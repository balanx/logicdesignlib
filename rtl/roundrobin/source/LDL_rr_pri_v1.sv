==> flow/design.v <==
module  LDL_bin2hot_v1
#(parameter
    BIN_WIDTH =  8
   ,HOT_WIDTH = (1<<BIN_WIDTH)
)(
     input                         en
   , input       [BIN_WIDTH -1:0]  x
   ,output reg   [HOT_WIDTH -1:0]  y
);
always @* begin
    y = {HOT_WIDTH{1'b0}};
    if (en) y[x] = 1'b1;
end
endmodule  
module  LDL_hot2bin_pri_v1
#(parameter
    BIN_WIDTH =  4
   ,HOT_WIDTH = (1 << BIN_WIDTH)
)(
     input       [HOT_WIDTH -1:0]  x
   ,output reg   [BIN_WIDTH -1:0]  y
   ,output                         valid
);
always @* begin
    y = {BIN_WIDTH{1'b0}};
    for (int j=HOT_WIDTH -1; j>=0; j--)  
        if (x[j]) begin
            y = j[BIN_WIDTH -1:0];
        end
end
assign  valid =  |x;
endmodule  
module  LDL_rr_pri_v1
#(parameter
    BIN_WIDTH  =  3
   ,COS_WIDTH  =  2
   ,USER_WIDTH =  1
   ,REQ_WIDTH  = (1 << BIN_WIDTH)
)(
     input                          clk
   , input                          rst
   , input       [REQ_WIDTH -1:0]   req
   , input       [REQ_WIDTH -1:0][ COS_WIDTH -1:0]  icos   
   , input       [REQ_WIDTH -1:0][USER_WIDTH -1:0]  iuser
   , input                          ready
   ,output       [REQ_WIDTH -1:0]   ack
   ,output       [BIN_WIDTH -1:0]   bin
   ,output                          valid
   ,output reg   [USER_WIDTH -1:0]  ouser
   ,output reg   [ COS_WIDTH -1:0]  ocos
);
reg  [COS_WIDTH -1:0]  max_cos;
reg  [REQ_WIDTH -1:0]  max_req;
reg  [REQ_WIDTH -1:0][USER_WIDTH + COS_WIDTH -1:0]  iuser_t;
always @* begin
    max_cos = {COS_WIDTH{1'b0}};
    for(int i=0; i<REQ_WIDTH; i++) begin
        if (req[i] && (icos[i]>max_cos) )
            max_cos = icos[i];
    end
    for(int i=0; i<REQ_WIDTH; i++) begin
        max_req[i] = req[i];
        if (icos[i]<max_cos)
            max_req[i] = 1'b0;
    end
    for(int i=0; i<REQ_WIDTH; i++) begin
        iuser_t[i] = {icos[i], iuser[i]};
    end
end
wire  [USER_WIDTH + COS_WIDTH -1:0]  ouser_t;
LDL_rr_v1 #(
        .BIN_WIDTH              ( BIN_WIDTH              ),
        .USER_WIDTH             ( USER_WIDTH + COS_WIDTH )
    )
    round (
        .clk                    ( clk                    ),  
        .rst                    ( rst                    ),  
        .req                    ( max_req                ),  
        .iuser                  ( iuser_t                ),  
        .ready                  ( ready                  ),  
        .ack                    ( ack                    ),  
        .bin                    ( bin                    ),  
        .ouser                  ( ouser_t                ),  
        .valid                  ( valid                  )   
    );
assign  {ocos, ouser} = ouser_t;
endmodule  
module  LDL_rr_v1
#(parameter
    BIN_WIDTH  =  3
   ,USER_WIDTH =  1
   ,REQ_WIDTH  = (1 << BIN_WIDTH)
)(
     input                          clk
   , input                          rst
   , input       [REQ_WIDTH -1:0]   req
   , input       [REQ_WIDTH -1:0][USER_WIDTH -1:0]  iuser
   , input                          ready
   ,output reg                      valid
   ,output       [REQ_WIDTH -1:0]   ack
   ,output reg   [BIN_WIDTH -1:0]   bin
   ,output reg   [USER_WIDTH -1:0]  ouser
);
reg  [REQ_WIDTH -1:0]  msb_mask = {REQ_WIDTH{1'b0}};
always @* begin
    msb_mask = {REQ_WIDTH{1'b1}};
    msb_mask =  msb_mask << (bin + 1'b1);
end
reg  [REQ_WIDTH -1:0]  lsb_mask = {REQ_WIDTH{1'b0}};
always @* begin
    lsb_mask = ~msb_mask;
    lsb_mask[bin] =  ~valid;  
end
wire [BIN_WIDTH -1:0]  msb_bin, lsb_bin, nx;
wire                   msb_vld, lsb_vld;
LDL_hot2bin_pri_v1 #(
        .BIN_WIDTH              ( BIN_WIDTH              )
    )
    msb_pri (
        .x                      ( req & msb_mask         ),  
        .y                      ( msb_bin                ),  
        .valid                  ( msb_vld                )   
    );
LDL_hot2bin_pri_v1 #(
        .BIN_WIDTH              ( BIN_WIDTH              )
    )
    lsb_pri (
        .x                      ( req & lsb_mask         ),  
        .y                      ( lsb_bin                ),  
        .valid                  ( lsb_vld                )   
    );
wire  vld = msb_vld | lsb_vld;
assign nx = msb_vld ? msb_bin : lsb_bin;
always @(posedge clk, posedge rst)
begin
    if (rst) begin
        valid <=  1'b0;
        bin   <= { BIN_WIDTH{1'b0}};
        ouser <= {USER_WIDTH{1'b0}};
    end
    else if (~valid || ready) begin
        valid <= vld;
        if (vld) begin  
            bin <= nx;
            ouser <= iuser[nx];
        end
    end
end
LDL_bin2hot_v1 #(
        .BIN_WIDTH              ( BIN_WIDTH              ) 
    )
    bin2hot (
        .en                     ( valid                  ),  
        .x                      ( bin                    ),  
        .y                      ( ack                    )   
    );
endmodule  
**Reports on LDL_rr_pri_v1**

Tool output for the design above, in the order of the flow.
Line numbers count from 1 in the design file above.
Operators carry their Yosys type and port widths (W data, S select, Z words).
The mark - stands for no value.

- Top: LDL_rr_pri_v1
- Clock input: clk
- Cell library: sky130hd
- Library corner: tt_025C_1v80

**Elaborated design**

Counts by Yosys on the flattened word-level netlist (proc, flatten, opt, wreduce; memories kept). Register bits leave out memories and registers merged into their read ports (data or address); mux counts leave out enables and synchronous resets folded into registers. Print and check cells are left out. Cells with the same type and inputs are merged into one.

- Register bits: 7
- Output and inout port bits: 15
- Word-level cells: 80

- Add/sub/neg operators: 2
- Multiply operators: 1
- Magnitude comparators: 16
- Shift operators: 4
- Mux-type cells: 34
- Bitwise operators: 8
- Reduce/logical cells: 12

Operator list:

| operator | count |
|---|---|
| $mux W3 | 17 |
| $shiftx A24 B32 Y3 | 1 |
| $and A8 B8 Y8 | 3 |
| $lt A2 B2 Y1 | 8 |
| $not A8 Y8 | 2 |
| $reduce_or A8 Y1 | 2 |
| $mux W2 | 8 |
| $gt A2 B2 Y1 | 7 |
| $mul A3 B2 Y5 const B | 1 |
| $logic_and A1 B1 Y1 | 8 |
| $shift A1 B4 Y8 | 1 |
| $shift A1 B4 Y8 const A | 1 |
| $shl A8 B3 Y8 const A | 1 |
| $or A8 B8 Y8 | 1 |
| $mux W8 | 1 |
| $mux W1 | 8 |
| $neg A3 Y4 | 1 |
| $add A3 B1 Y3 const B | 1 |
| $gt A2 B1 Y1 const B | 1 |
| $reduce_and A2 Y1 | 1 |
| $or A1 B1 Y1 | 1 |
| $logic_or A1 B1 Y1 | 1 |
| $not A1 Y1 | 1 |

**Depth**

Longest topological path by Yosys (ltp), each cell counted once; first at word level (registers and memories cut), then after technology mapping (sequential cells cut; the memories' decode and read muxes count).

- Depth in word-level cells: 38
- ABC_AREA: 1
- Gate-level depth with buffers: 67
- Mapped depth without buffers: 66

**After synthesis**

Source: synth_stat.txt of the flow (Yosys; design flattened, memories mapped). It holds for the ABC_AREA given above (unset counts as 0); a run with the other value may have another netlist.

- Mapped cells: 340
- Synthesis area: 1,811.7 sq um
- Area of sequential cells: 175.2 sq um
- Flip-flop cells: 7

Cells by type:

| cell type | count | total area (sq um) |
|---|---|---|
| sky130_fd_sc_hd__nand2_1 | 105 | 394.128 |
| sky130_fd_sc_hd__nand3_1 | 61 | 305.293 |
| sky130_fd_sc_hd__inv_1 | 51 | 191.434 |
| sky130_fd_sc_hd__dfrtp_1 | 7 | 175.168 |
| sky130_fd_sc_hd__ha_1 | 14 | 175.168 |
| sky130_fd_sc_hd__nor2_1 | 30 | 112.608 |
| sky130_fd_sc_hd__o21ai_0 | 15 | 75.072 |
| sky130_fd_sc_hd__nand2_2 | 8 | 50.048 |
| sky130_fd_sc_hd__a21oi_1 | 8 | 40.038 |
| sky130_fd_sc_hd__nand3_2 | 3 | 30.029 |
| sky130_fd_sc_hd__nand3b_1 | 4 | 30.029 |
| sky130_fd_sc_hd__nor3_1 | 5 | 25.024 |
| sky130_fd_sc_hd__buf_6 | 2 | 22.522 |
| sky130_fd_sc_hd__nor2_4 | 2 | 22.522 |
| sky130_fd_sc_hd__inv_2 | 5 | 18.768 |
| sky130_fd_sc_hd__nand4_1 | 2 | 12.512 |
| sky130_fd_sc_hd__o22ai_1 | 2 | 12.512 |
| sky130_fd_sc_hd__o22ai_2 | 1 | 12.512 |

Not listed: further types 14, cells in them 15.

**Timing after synthesis**

OpenSTA on the mapped netlist: ideal clock, no wires. The path of least setup slack (recovery checks aside). Input and output delay are each 20% of the period. Register names are those of the netlist, which keeps one name where synthesis merged equal registers.

- Path type: input to register
- Start point: input icos
- End point: register round.ouser[2]
- Clock period: 13.2 ns
- Library setup time: 0.124 ns
- Time at the first pin: 2.640 ns
- Data arrival time: 9.007 ns
- Slack: 4.069 ns
- Delay of the path: 6.491 ns
- Stages: 61
- Synthesis period reached: 9.131 ns

"delay of the path" = arrival - input delay + setup time.
"stages" counts driving pins, that of a launching flip-flop among them; a cell with two outputs on the path counts twice.
"synthesis period reached" is the clock period less the worst setup slack; recovery checks do not enter. This is arithmetic on one report: input and output delays are still those of the set period (20% each).
Where an end lacks its bit number, it is one bit of the signal, or one of the new flip-flops if synthesis recoded a state register.
Between the ends stands the longest chain of elaborated cells between them, by number of cells; it is not shown to be the way that was timed. Of several equally long chains one is given.
A line is the first line of the expression or statement that the cell stems from. Yosys adds cells for indexed reads and writes and turns some case tables into memories.

- Cells stage by stage: sky130_fd_sc_hd__inv_2 -> sky130_fd_sc_hd__nand2_1 -> sky130_fd_sc_hd__nand3_1 -> sky130_fd_sc_hd__ha_1 -> sky130_fd_sc_hd__a21oi_2 -> sky130_fd_sc_hd__nand2_1 -> sky130_fd_sc_hd__o21ai_1 -> sky130_fd_sc_hd__ha_1 -> sky130_fd_sc_hd__inv_1 -> sky130_fd_sc_hd__nand2_1 -> sky130_fd_sc_hd__a21oi_1 -> sky130_fd_sc_hd__nand3_1 -> sky130_fd_sc_hd__nand2_1 -> sky130_fd_sc_hd__inv_1 -> sky130_fd_sc_hd__ha_1 -> sky130_fd_sc_hd__o21ai_0 -> sky130_fd_sc_hd__nand3_1 -> sky130_fd_sc_hd__nand2_1 -> [25 not listed] -> sky130_fd_sc_hd__ha_1 -> sky130_fd_sc_hd__o21ai_2 -> sky130_fd_sc_hd__nand2_2 -> sky130_fd_sc_hd__nand3_2 -> sky130_fd_sc_hd__nand3_1 -> sky130_fd_sc_hd__nand2_1 -> sky130_fd_sc_hd__nand2_1 -> sky130_fd_sc_hd__nand3_1 -> sky130_fd_sc_hd__nand3_1 -> sky130_fd_sc_hd__nor3_2 -> sky130_fd_sc_hd__nand2_2 -> sky130_fd_sc_hd__nand2_4 -> sky130_fd_sc_hd__buf_6 -> sky130_fd_sc_hd__nand2_1 -> sky130_fd_sc_hd__nand3_1 -> sky130_fd_sc_hd__nand2_1 -> sky130_fd_sc_hd__nand2_1 -> sky130_fd_sc_hd__nand3_1
- Cells in the longest elaborated chain: 38

Ends and longest elaborated chain, post-synthesis:

| element | line | source |
|---|---|---|
| from (decl) | 43 | `, input       [REQ_WIDTH -1:0][ COS_WIDTH -1:0]  icos` |
| $gt A2 B1 Y1 | 58 | `if (req[i] && (icos[i]>max_cos) )` |
| $logic_and A1 B1 Y1 | 58 |  |
| $mux W2 | 58 |  |
| $gt A2 B2 Y1 | 58 |  |
| $logic_and A1 B1 Y1 | 58 |  |
| $mux W2 | 58 |  |
| $gt A2 B2 Y1 | 58 |  |
| [17 not listed] | - |  |
| $lt A2 B2 Y1 | 63 | `if (icos[i]<max_cos)` |
| $mux W1 | 63 |  |
| $and A8 B8 Y8 | 128 | `.x                      ( req & lsb_mask         ),` |
| $mux W3 x8 | 27 | `if (x[j]) begin` |
| $mux W3 | 133 | `assign nx = msb_vld ? msb_bin : lsb_bin;` |
| $mul A3 B2 Y5 | 145 | `ouser <= iuser[nx];` |
| $shiftx A24 B32 Y3 | 145 |  |
| to (assign) | 139 | `ouser <= {USER_WIDTH{1'b0}};` |
| to (assign) | 145 |  |
| to (decl) | 102 | `,output reg   [USER_WIDTH -1:0]  ouser` |

**Worst path after layout**

Path of least setup slack in the final report of job 1 (OpenROAD, finished layout, wires in). Where an end is a register, its clock arrival counts in the times.

- Path type: input to register
- Start point: input icos
- End point: register round.ouser[2]
- Clock period: 25.8 ns
- Library setup time: 0.12 ns
- Time at the first pin: 5.16 ns
- Data arrival time: 13.20 ns
- Slack: 12.71 ns
- Stages: 61

Where an end lacks its bit number, it is one bit of the signal, or one of the new flip-flops if synthesis recoded a state register.
Between the ends stands the longest chain of elaborated cells between them, by number of cells; it is not shown to be the way that was timed. Of several equally long chains one is given.

- Cells stage by stage: sky130_fd_sc_hd__clkdlybuf4s50_1 -> sky130_fd_sc_hd__inv_2 -> sky130_fd_sc_hd__nand2_1 -> sky130_fd_sc_hd__nand3_1 -> sky130_fd_sc_hd__ha_1 -> sky130_fd_sc_hd__a21oi_2 -> sky130_fd_sc_hd__nand2_1 -> sky130_fd_sc_hd__o21ai_1 -> sky130_fd_sc_hd__ha_1 -> sky130_fd_sc_hd__inv_1 -> sky130_fd_sc_hd__nand2_1 -> sky130_fd_sc_hd__a21oi_1 -> sky130_fd_sc_hd__nand3_1 -> sky130_fd_sc_hd__nand2_1 -> sky130_fd_sc_hd__inv_1 -> sky130_fd_sc_hd__ha_1 -> sky130_fd_sc_hd__o21ai_0 -> sky130_fd_sc_hd__nand3_1 -> [25 not listed] -> sky130_fd_sc_hd__nand2_1 -> sky130_fd_sc_hd__ha_1 -> sky130_fd_sc_hd__o21ai_2 -> sky130_fd_sc_hd__nand2_2 -> sky130_fd_sc_hd__nand3_2 -> sky130_fd_sc_hd__nand3_1 -> sky130_fd_sc_hd__nand3_1 -> sky130_fd_sc_hd__nand2_1 -> sky130_fd_sc_hd__inv_2 -> sky130_fd_sc_hd__nand3_1 -> sky130_fd_sc_hd__nor3_2 -> sky130_fd_sc_hd__nand2_2 -> sky130_fd_sc_hd__nand2_4 -> sky130_fd_sc_hd__nand2_1 -> sky130_fd_sc_hd__nand3_1 -> sky130_fd_sc_hd__nand2_1 -> sky130_fd_sc_hd__nand2_1 -> sky130_fd_sc_hd__nand3_1
- Cells in the longest elaborated chain: 38

Ends and longest elaborated chain, post-layout:

| element | line | source |
|---|---|---|
| from (decl) | 43 | `, input       [REQ_WIDTH -1:0][ COS_WIDTH -1:0]  icos` |
| $gt A2 B1 Y1 | 58 | `if (req[i] && (icos[i]>max_cos) )` |
| $logic_and A1 B1 Y1 | 58 |  |
| $mux W2 | 58 |  |
| $gt A2 B2 Y1 | 58 |  |
| $logic_and A1 B1 Y1 | 58 |  |
| $mux W2 | 58 |  |
| $gt A2 B2 Y1 | 58 |  |
| [17 not listed] | - |  |
| $lt A2 B2 Y1 | 63 | `if (icos[i]<max_cos)` |
| $mux W1 | 63 |  |
| $and A8 B8 Y8 | 128 | `.x                      ( req & lsb_mask         ),` |
| $mux W3 x8 | 27 | `if (x[j]) begin` |
| $mux W3 | 133 | `assign nx = msb_vld ? msb_bin : lsb_bin;` |
| $mul A3 B2 Y5 | 145 | `ouser <= iuser[nx];` |
| $shiftx A24 B32 Y3 | 145 |  |
| to (assign) | 139 | `ouser <= {USER_WIDTH{1'b0}};` |
| to (assign) | 145 |  |
| to (decl) | 102 | `,output reg   [USER_WIDTH -1:0]  ouser` |

Measured data: module LDL_rr_pri_v1, platform sky130hd, 2 stored runs of the flow under differing settings, order arbitrary. Input and output delays are each 20% of the period that was set; the output load is 0.01 pF.
By "achieved period" is meant the clock period of the run minus its worst setup slack. This is arithmetic on one report: input and output delays are still those of the set period (20% each).
"worst setup path time" = time allowed to the worst setup path (clock period - input delay - output delay, where it has them) - its slack; a late launch clock adds to it, a late capture clock takes from it.
"overall power": no workload was simulated; the value follows from the tool's default switching activity.

### Job 1

Settings: `period_ns=25.8`, `CORE_UTILIZATION=16`, `SETUP_SLACK_MARGIN=1.08`, `PLACE_DENSITY_LB_ADDON=0.01`, `HOLD_SLACK_MARGIN=0.21`, `TNS_END_PERCENT=85`, `ABC_AREA=1`, `GPL_ROUTABILITY_DRIVEN=1`, `CTS_CLUSTER_SIZE=28`, `CAP_MARGIN=40`, `SLEW_MARGIN=5`, `CORE_MARGIN=2`

- Die area: 12,190.4 sq um
- Overall power: 257.7 µW
- Final worst hold slack: 0.507 ns
- Worst setup path time: 7.93 ns
- Type of the worst setup path: input to register
- Utilization of the finished layout: 0.23
- Setup total negative slack: 0.000 ns
- Post-synthesis cell area: 1,811.7 sq um
- Achieved period: 13.090 ns
- Standard-cell area after layout: 2,517.4 sq um
- Setup slack of the worst path: 12.710 ns

### Job 2

Settings: `period_ns=11.0`, `CORE_UTILIZATION=55`, `SETUP_SLACK_MARGIN=1.6`, `PLACE_DENSITY_LB_ADDON=0.19`, `HOLD_SLACK_MARGIN=0.23`, `CORE_MARGIN=6`, `CELL_PAD_IN_SITES_GLOBAL_PLACEMENT=3`, `TNS_END_PERCENT=40`, `CTS_CLUSTER_SIZE=82`, `SLEW_MARGIN=30`, `MIN_ROUTING_LAYER=met2`, `CAP_MARGIN=20`

Stopped before the end: placement reported FLW-0024.
