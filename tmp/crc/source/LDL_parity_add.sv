==> flow/design.v <==
module  LDL_parity_add
#(
    parameter   PAR_BYTES   = 4
   ,parameter   DATA_WIDTH  = 256
   ,parameter   USER_WIDTH  = 6+1  
   ,parameter   FLOW_NUM    = 8
   ,parameter   LENGTH_BITS = 15
   ,parameter   PAR_BITS    = PAR_BYTES * 8
)(
    input           clk
   ,input           rst
   ,input           en       
   ,input           eop_in
   ,input           vld_in
   ,input       [LENGTH_BITS -1:0]      leng_in
   ,input       [$clog2(FLOW_NUM) -1:0] port_in
   ,input       [USER_WIDTH  -1:0]      user_in
   ,input       [DATA_WIDTH  -1:0]      din
   ,output reg  [DATA_WIDTH  -1:0]      dout
   ,output reg  [LENGTH_BITS -1:0]      leng_out
   ,output reg  [USER_WIDTH  -1:0]      user_out
   ,output reg      vld_out
   ,output reg      eop_out
   ,output          ready
   ,output reg  [FLOW_NUM -1:0][PAR_BITS -1:0]  parity
);
localparam  BYTE_NUM = DATA_WIDTH / 8;
localparam  BYTE_NUM_1 = BYTE_NUM - PAR_BYTES;  
localparam  WORD_NUM   = DATA_WIDTH / PAR_BITS;
localparam  BNUM_BITS  = $clog2(BYTE_NUM);
reg  [DATA_WIDTH -1:0]  nx_data, nx_par;
reg     nx_eop;
reg  [FLOW_NUM -1:0]  sop;
wire [BNUM_BITS -1:0] bnum = leng_in[BNUM_BITS -1:0];
reg  [BNUM_BITS -1:0] eop_st;
assign  ready = (eop_st == 0);
reg  [$clog2(FLOW_NUM) -1:0] port_out;
reg  [2*PAR_BITS  -1:0] par_shift;
always @* begin
    nx_eop =  0;
    nx_par = '1;
    if (eop_in && (bnum >0) )
        nx_par = nx_par << (8*(BYTE_NUM - bnum) );
    nx_data = nx_par & din;
    nx_par[PAR_BITS -1:0] = sop[port_in] ? '1 : parity[port_in];
    for (int i=0; i<WORD_NUM; i++)
        nx_par[PAR_BITS -1:0] = nx_par[PAR_BITS -1:0] ^  nx_data[i*PAR_BITS +: PAR_BITS];
    if (eop_in && (bnum >0) ) begin
        par_shift =  {nx_par[PAR_BITS -1:0], nx_par[PAR_BITS -1:0]} << (bnum[$clog2(PAR_BYTES) -1:0] * 8);
        if (bnum > BYTE_NUM_1)begin
            nx_data = nx_data |  {'0, (par_shift[PAR_BITS +: PAR_BITS] >> ((bnum-BYTE_NUM_1)*8) ) };
        end
        else begin
            nx_data = nx_data | ({'0, par_shift[PAR_BITS +: PAR_BITS]} << ((BYTE_NUM_1-bnum)*8) );
            nx_eop = 1;
        end
    end
    if (eop_st)begin
        nx_data[DATA_WIDTH -1 -: PAR_BITS] = parity[port_out];
        nx_eop  = 1;
    end
end
always @(posedge clk)begin
    if (rst)begin
        port_out <=  '0;
        user_out <=  '0;
        dout     <=  '0;
        leng_out <=  '0;
        vld_out  <=  '0;
        eop_out  <=  '0;
        eop_st   <=  '0;
        parity   <=  '0;
    end
    else if (~en) begin
        user_out <= user_in;
        dout     <= din;
        leng_out <= leng_in;
        vld_out  <= vld_in;
        eop_out  <= eop_in;
    end
    else if (eop_st) begin
        eop_st   <=  '0;
        dout     <=  nx_data;
        eop_out  <=  nx_eop;
    end
    else if (vld_in) begin
        port_out <= port_in;
        user_out <= user_in;
        dout     <= nx_data;
        leng_out <= leng_in + PAR_BYTES;
        vld_out  <= eop_st || vld_in;
        eop_out  <= nx_eop;
        eop_st   <= eop_in ? (bnum > BYTE_NUM_1 || bnum == 0) : 0;
        if (!eop_st)
            parity[port_in] <= nx_par[PAR_BITS -1:0];
    end
    else begin
        vld_out  <=  '0;
        eop_out  <=  '0;
    end
end
always @(posedge clk) begin
    if (rst)
        sop <= '1;
    else if (eop_out && vld_out)
        sop[port_out] <= 1;
    else if (vld_in)
        sop[port_in]  <= 0;
end
endmodule  
Tool chain data of LDL_parity_add
The steps from the RTL of LDL_parity_add to its reports follow in flow order. Lines are those of the file above, counted from 1. Operators: Yosys type, input widths -> output width; for muxes data width and select width s. Not given: -

Design top: LDL_parity_add. Clock input: clk. Library: sky130hd. Library corner: tt_025C_1v80.

Word-level counts
Yosys after proc, flatten, opt, wreduce and memory -nomap, before mapping. Memory bits, and registers merged into a memory's read port (data or address), are not among the register bits. Print and check cells are not counted. Equal cells are merged and count once.

Memories kept: 0. The figure for clocked read ports x word width is 0. For bits in read-only memories the number is 0. The figure for latch bits is 0. The figure for word-level cells is 95. Under memory bits (writable) stands 0. The entry for register bits reads 552.

The entry for reduce/logical cells reads 13. The entry for bitwise operators reads 21. The figure for shift operators is 12. Eq/ne operators: 3. Under $lt $le $gt $ge stands 2. Under muxes and demuxes stands 28. Divide/modulo/power cells: 0. The entry for multiply operators reads 0. $add $sub $neg: 7.

Operators with widths (count): $mux 256 (6); $and 256x256->256 (2); $or 256x256->256 (2); $shiftx 256x9->32 (2); $or 256x32->256 (1); $shl 256x32->256 const A (1); $not 256->256 (1); $xor 32x32->32 (8); $shl 32x32->256 (1); $shift 32x33->256 (1); $shift 32x33->256 const A (1); $shl 64x5->64 (1); $mux 32 (2); $mux 15 (3); $neg 8->33 (1); $shr 32x32->32 (1); $shift 1x4->8 const A (3); $mux 7 (3); $and 8x8->8 (2); $or 8x8->8 (2); $not 8->8 (2); $mux 8 (2); $add 15x3->15 const B (1); $logic_not 5->1 (2); $mux 1 (10); $mux 5 (2); $neg 3->4 (2); $shiftx 8x3->1 (1).

Other operator kinds: 17; their cells: 20.

Logic depth
Depth = most cells in a row (Yosys ltp): at word level without a register or memory, in the mapped netlist without a sequential cell, where the memories' decode and read muxes count.

For word-level depth the number is 21. ABC_AREA: 1. The entry for depth in mapped cells reads 37. The entry for depth with buffers taken out reads 32.

Synthesis result
Source: synth_stat.txt of the flow (Yosys; design flattened, memories mapped). It holds for the ABC_AREA given above (unset counts as 0); a run with the other value may have another netlist. Totals and module areas in this step are rounded.

Cells by type: sky130_fd_sc_hd__dfxtp_1 (count 548, area in all 1.1E+04 sq um); sky130_fd_sc_hd__nand2_1 (count 2090, area in all 7.85E+03 sq um); sky130_fd_sc_hd__nand3_1 (count 878, area in all 4.39E+03 sq um); sky130_fd_sc_hd__a21oi_1 (count 795, area in all 3.98E+03 sq um); sky130_fd_sc_hd__o21ai_0 (count 488, area in all 2.44E+03 sq um); sky130_fd_sc_hd__inv_1 (count 565, area in all 2.12E+03 sq um); sky130_fd_sc_hd__clkbuf_1 (count 384, area in all 1.44E+03 sq um); sky130_fd_sc_hd__nand4_1 (count 212, area in all 1.33E+03 sq um); sky130_fd_sc_hd__nor2_1 (count 350, area in all 1313.76 sq um); sky130_fd_sc_hd__a221oi_1 (count 135, area in all 1.18E+03 sq um); sky130_fd_sc_hd__or2_2 (count 105, area in all 656.88 sq um); sky130_fd_sc_hd__buf_1 (count 82, area in all 307.795 sq um); sky130_fd_sc_hd__o211ai_1 (count 41, area in all 307.795 sq um); sky130_fd_sc_hd__buf_2 (count 58, area in all 290.278 sq um); sky130_fd_sc_hd__o311ai_0 (count 32, area in all 280.269 sq um); sky130_fd_sc_hd__ha_1 (count 21, area in all 262.752 sq um); sky130_fd_sc_hd__xor2_1 (count 29, area in all 253.994 sq um); sky130_fd_sc_hd__nand2_2 (count 40, area in all 250.24 sq um).

Other cell types: 30; their cells: 261.

Under flip-flops stands 548. Buffers: 540. Cell count: 7114. Cell area after synthesis: 41500 sq um. The entry for sequential area reads 11000 sq um.

Timing after synthesis
Source: OpenSTA report_checks on the synthesized netlist (no wires, ideal clock, input and output delay 20% of the period each), path of least setup slack; recovery checks are left aside. Register names are those of the netlist, which keeps one name where synthesis merged equal registers.

Kind: input to register. From: input port leng_in[0]. To: register dout[144]. Clock period: 6750 ps. For path buffers the number is 5. Under path delay stands 3889 ps. For library setup time the number is 70 ps. The figure for stages is 35. Under data required time stands 6680 ps. The entry for data arrival time reads 5169 ps. The entry for slack reads 1511 ps. The figure for synthesis period reached is 5239 ps.

"path delay" = arrival - input delay + setup time. "stages": output pins that drive a net of the path, with the launching flip-flop's if there is one; two outputs of one cell count as two. "synthesis period reached" = period - worst setup slack (recovery checks aside). The figure is calculated, with input and output delays left at 20% of the set period. Between the ends stands the longest chain of elaborated cells between them, by number of cells; it is not shown to be the way that was timed. Of several equally long chains one is given. A line is the first line of the expression or statement that the cell stems from. Yosys adds cells for indexed reads and writes and turns some case tables into memories. At most two assigning lines are given for a register; there are more.

Path through: sky130_fd_sc_hd__buf_2 > sky130_fd_sc_hd__inv_1 > sky130_fd_sc_hd__buf_2 > sky130_fd_sc_hd__buf_2 > sky130_fd_sc_hd__buf_1 > sky130_fd_sc_hd__ha_1 > sky130_fd_sc_hd__inv_1 > sky130_fd_sc_hd__ha_1 > sky130_fd_sc_hd__buf_4 > sky130_fd_sc_hd__inv_2 > sky130_fd_sc_hd__nor2_1 > sky130_fd_sc_hd__nor2_1 > sky130_fd_sc_hd__nand3_1 > sky130_fd_sc_hd__nand2_2 > sky130_fd_sc_hd__nor2_1 > sky130_fd_sc_hd__inv_1 > sky130_fd_sc_hd__nand2_1 > sky130_fd_sc_hd__nand2_1 > sky130_fd_sc_hd__nand2_1 > sky130_fd_sc_hd__nand2_1 > sky130_fd_sc_hd__nand2_1 > sky130_fd_sc_hd__nand2_1 > sky130_fd_sc_hd__nand2_1 > sky130_fd_sc_hd__nand2_1 > sky130_fd_sc_hd__nand2_1 > sky130_fd_sc_hd__nand3_1 > sky130_fd_sc_hd__nand2_1 > sky130_fd_sc_hd__nand2_1 > sky130_fd_sc_hd__nor2_2 > sky130_fd_sc_hd__nand2_1 > sky130_fd_sc_hd__nor2_2 > sky130_fd_sc_hd__nand2_1 > sky130_fd_sc_hd__a21oi_1 > sky130_fd_sc_hd__nand2_1 > sky130_fd_sc_hd__a21oi_1. The entry for cells in the longest elaborated chain reads 20. The figure for elaborated cells between the ends (all ways) is 25. Classes of those cells: add/sub: 2; compare: 2; shift: 3; mux: 6; logic: 11; reduce/logical: 1.

RTL lines, path post-synthesis: start: declaration (RTL line 15) `,input       [LENGTH_BITS -1:0]      leng_in`; $sub 6x5->7 (RTL line 43) `nx_par = nx_par << (8*(BYTE_NUM - bnum) );`; $shl 256x32->256 (RTL line 43); $mux 256 (RTL line 42) `if (eop_in && (bnum >0) )`; $and 256x256->256 (RTL line 44) `nx_data = nx_par & din;`; $xor 32x32->32 (8 in a row) (RTL line 47) `nx_par[PAR_BITS -1:0] = nx_par[PAR_BITS -1:0] ^  nx_data[i*PAR_BITS +: PAR_BITS];`; $shl 64x5->64 (RTL line 49) `par_shift =  {nx_par[PAR_BITS -1:0], nx_par[PAR_BITS -1:0]} << (bnum[$clog2(PAR_BYTES) -1:0] * 8);`; $shl 32x32->256 (RTL line 54) `nx_data = nx_data | ({'0, par_shift[PAR_BITS +: PAR_BITS]} << ((BYTE_NUM_1-bnum)*8) );`; $or 256x256->256 (RTL line 54); $mux 256 (RTL line 50) `if (bnum > BYTE_NUM_1)begin`; $mux 256 (RTL line 48) `if (eop_in && (bnum >0) ) begin`; $mux 256 (RTL line 86) `else if (vld_in) begin`; $mux 256 (RTL line 81) `else if (eop_st) begin`; $mux 256 (RTL line 74) `else if (~en) begin`; end: assignment (RTL line 76) `dout     <= din;`; end: assignment (RTL line 83) `dout     <=  nx_data;`; end: declaration (RTL line 19) `,output reg  [DATA_WIDTH  -1:0]      dout`.

Path in the finished layout
From the final timing report of run A: the path of least setup slack in the routed layout; clock arrival at registers is part of the times. The report prints the path's times to 10 ps; the period is as set.

Kind: input to register. From: input port leng_in[2]. To: register dout[227]. Clock period: 6680 ps. Under data required time stands 7280 ps. The entry for slack reads 560 ps. For path buffers the number is 5. The entry for data arrival time reads 6730 ps. The figure for stages is 28. For library setup time the number is 70 ps.

Between the ends stands the longest chain of elaborated cells between them, by number of cells; it is not shown to be the way that was timed. Of several equally long chains one is given. At most two assigning lines are given for a register; there are more.

Path through: sky130_fd_sc_hd__clkdlybuf4s50_1 > sky130_fd_sc_hd__inv_2 > sky130_fd_sc_hd__buf_4 > sky130_fd_sc_hd__ha_2 > sky130_fd_sc_hd__clkinv_2 > sky130_fd_sc_hd__nor2_1 > sky130_fd_sc_hd__nor2_1 > sky130_fd_sc_hd__nand3_1 > sky130_fd_sc_hd__nand2_2 > sky130_fd_sc_hd__buf_4 > sky130_fd_sc_hd__nor2_1 > sky130_fd_sc_hd__xnor2_1 > sky130_fd_sc_hd__nand2_1 > sky130_fd_sc_hd__nand3_1 > sky130_fd_sc_hd__nand2_1 > sky130_fd_sc_hd__nand2_1 > sky130_fd_sc_hd__nand3_1 > sky130_fd_sc_hd__nand3_1 > sky130_fd_sc_hd__nand3_1 > sky130_fd_sc_hd__buf_4 > sky130_fd_sc_hd__nor2_1 > sky130_fd_sc_hd__nand2_1 > sky130_fd_sc_hd__nand3_1 > sky130_fd_sc_hd__nand3_1 > sky130_fd_sc_hd__buf_4 > sky130_fd_sc_hd__nand2_1 > sky130_fd_sc_hd__nand2_1 > sky130_fd_sc_hd__a21oi_1. The entry for cells in the longest elaborated chain reads 21. The figure for elaborated cells between the ends (all ways) is 26. Classes of those cells: add/sub: 2; compare: 2; shift: 3; mux: 7; logic: 11; reduce/logical: 1.

RTL lines, path after layout: start: declaration (RTL line 15) `,input       [LENGTH_BITS -1:0]      leng_in`; $sub 6x5->7 (RTL line 43) `nx_par = nx_par << (8*(BYTE_NUM - bnum) );`; $shl 256x32->256 (RTL line 43); $mux 256 (RTL line 42) `if (eop_in && (bnum >0) )`; $and 256x256->256 (RTL line 44) `nx_data = nx_par & din;`; $xor 32x32->32 (8 in a row) (RTL line 47) `nx_par[PAR_BITS -1:0] = nx_par[PAR_BITS -1:0] ^  nx_data[i*PAR_BITS +: PAR_BITS];`; $shl 64x5->64 (RTL line 49) `par_shift =  {nx_par[PAR_BITS -1:0], nx_par[PAR_BITS -1:0]} << (bnum[$clog2(PAR_BYTES) -1:0] * 8);`; $shl 32x32->256 (RTL line 54) `nx_data = nx_data | ({'0, par_shift[PAR_BITS +: PAR_BITS]} << ((BYTE_NUM_1-bnum)*8) );`; $or 256x256->256 (RTL line 54); $mux 256 (RTL line 50) `if (bnum > BYTE_NUM_1)begin`; $mux 256 (RTL line 48) `if (eop_in && (bnum >0) ) begin`; $mux 32 (RTL line 58) `if (eop_st)begin`; $mux 256 (RTL line 86) `else if (vld_in) begin`; $mux 256 (RTL line 81) `else if (eop_st) begin`; $mux 256 (RTL line 74) `else if (~en) begin`; end: assignment (RTL line 76) `dout     <= din;`; end: assignment (RTL line 83) `dout     <=  nx_data;`; end: declaration (RTL line 19) `,output reg  [DATA_WIDTH  -1:0]      dout`.

## Implementation results

Top module LDL_parity_add; platform sky130hd; tools Yosys and OpenROAD; 2 stored runs in no particular order. Input and output delays are each 20% of the period that was set; the output load is 0.01 pF. "period achieved" = clock period - worst setup slack. The figure is calculated, with input and output delays left at 20% of the set period. By "worst setup path time" is meant the share of the clock period that the worst setup path is allowed (20% is reserved at inputs, 20% at outputs), minus its slack. Clock arrival times at its registers enter into it. "power": no workload was simulated; the value follows from the tool's default switching activity. "worst setup path time" is known to 10 ps. The measured numbers are rounded.

Files of run A:
==> flow/run.sh <==
#!/bin/bash
# the make line also repeats the synthesis and layout settings of config.mk as NAME=value (left out here)
make -C /OpenROAD-flow-scripts/flow DESIGN_CONFIG=/design/flow/config.mk WORK_HOME=/design/flow/orfs CLKGATE_MAP_FILE= finish
==> flow/config.mk <==
export PLATFORM = sky130hd
export DESIGN_NAME = LDL_parity_add
export DESIGN_NICKNAME = LDL_parity_add
export VERILOG_FILES = /design/flow/design.v
export SDC_FILE = /design/flow/constraint.sdc
export NUM_CORES = 4
export LEC_CHECK = 0
export ABC_AREA = 1
export CAP_MARGIN = 20
export CORE_MARGIN = 2
export CORE_UTILIZATION = 37
export CTS_CLUSTER_DIAMETER = 375
export SLEW_MARGIN = 20
export TNS_END_PERCENT = 30
==> flow/constraint.sdc <==
create_clock -name core_clock -period 6.68 [get_ports {clk}]
set_input_delay 1.3360 -clock core_clock [delete_from_list [all_inputs] [get_ports {clk}]]
set_output_delay 1.3360 -clock core_clock [all_outputs]
set_load 0.01 [all_outputs]

Results of run A. The measured setup slack of the worst path is 557 ps. The measured worst setup path time is 4790 ps. Worst path kind: input to register. The full die area reads 115000 sq um. The smallest hold slack comes to 471 ps. The period achieved reads 6123 ps. The synthesis area is 41500 sq um. For the standard-cell area after layout the run shows 56500 sq um. The total negative setup slack comes to 0 ps. For the power the run shows 13000 uW. The utilization of the finished layout is 50.9%.

Files of run B:
==> flow/run.sh <==
#!/bin/bash
# the make line also repeats the synthesis and layout settings of config.mk as NAME=value (left out here)
make -C /OpenROAD-flow-scripts/flow DESIGN_CONFIG=/design/flow/config.mk WORK_HOME=/design/flow/orfs CLKGATE_MAP_FILE= finish
==> flow/config.mk <==
export PLATFORM = sky130hd
export DESIGN_NAME = LDL_parity_add
export DESIGN_NICKNAME = LDL_parity_add
export VERILOG_FILES = /design/flow/design.v
export SDC_FILE = /design/flow/constraint.sdc
export NUM_CORES = 4
export LEC_CHECK = 0
export CAP_MARGIN = 20
export CELL_PAD_IN_SITES_GLOBAL_PLACEMENT = 0
export CORE_ASPECT_RATIO = 0.51
export CORE_MARGIN = 2
export CORE_UTILIZATION = 25
export CTS_CLUSTER_DIAMETER = 323
export MAX_ROUTING_LAYER = met4
export MIN_ROUTING_LAYER = met1
export PLACE_DENSITY_LB_ADDON = 0.24
export SETUP_SLACK_MARGIN = -0.22
export SLEW_MARGIN = 25
export TNS_END_PERCENT = 90
==> flow/constraint.sdc <==
create_clock -name core_clock -period 7.57 [get_ports {clk}]
set_input_delay 1.5140 -clock core_clock [delete_from_list [all_inputs] [get_ports {clk}]]
set_output_delay 1.5140 -clock core_clock [all_outputs]
set_load 0.01 [all_outputs]

Results of run B. The measured setup slack of the worst path is 655 ps. The measured worst setup path time is 5400 ps. Worst path kind: input to register. The full die area reads 138000 sq um. The smallest hold slack comes to 448 ps. The period achieved reads 6915 ps. The synthesis area is 33600 sq um. For the standard-cell area after layout the run shows 47300 sq um. The total negative setup slack comes to 0 ps. For the power the run shows 11000 uW. The utilization of the finished layout is 35.3%.
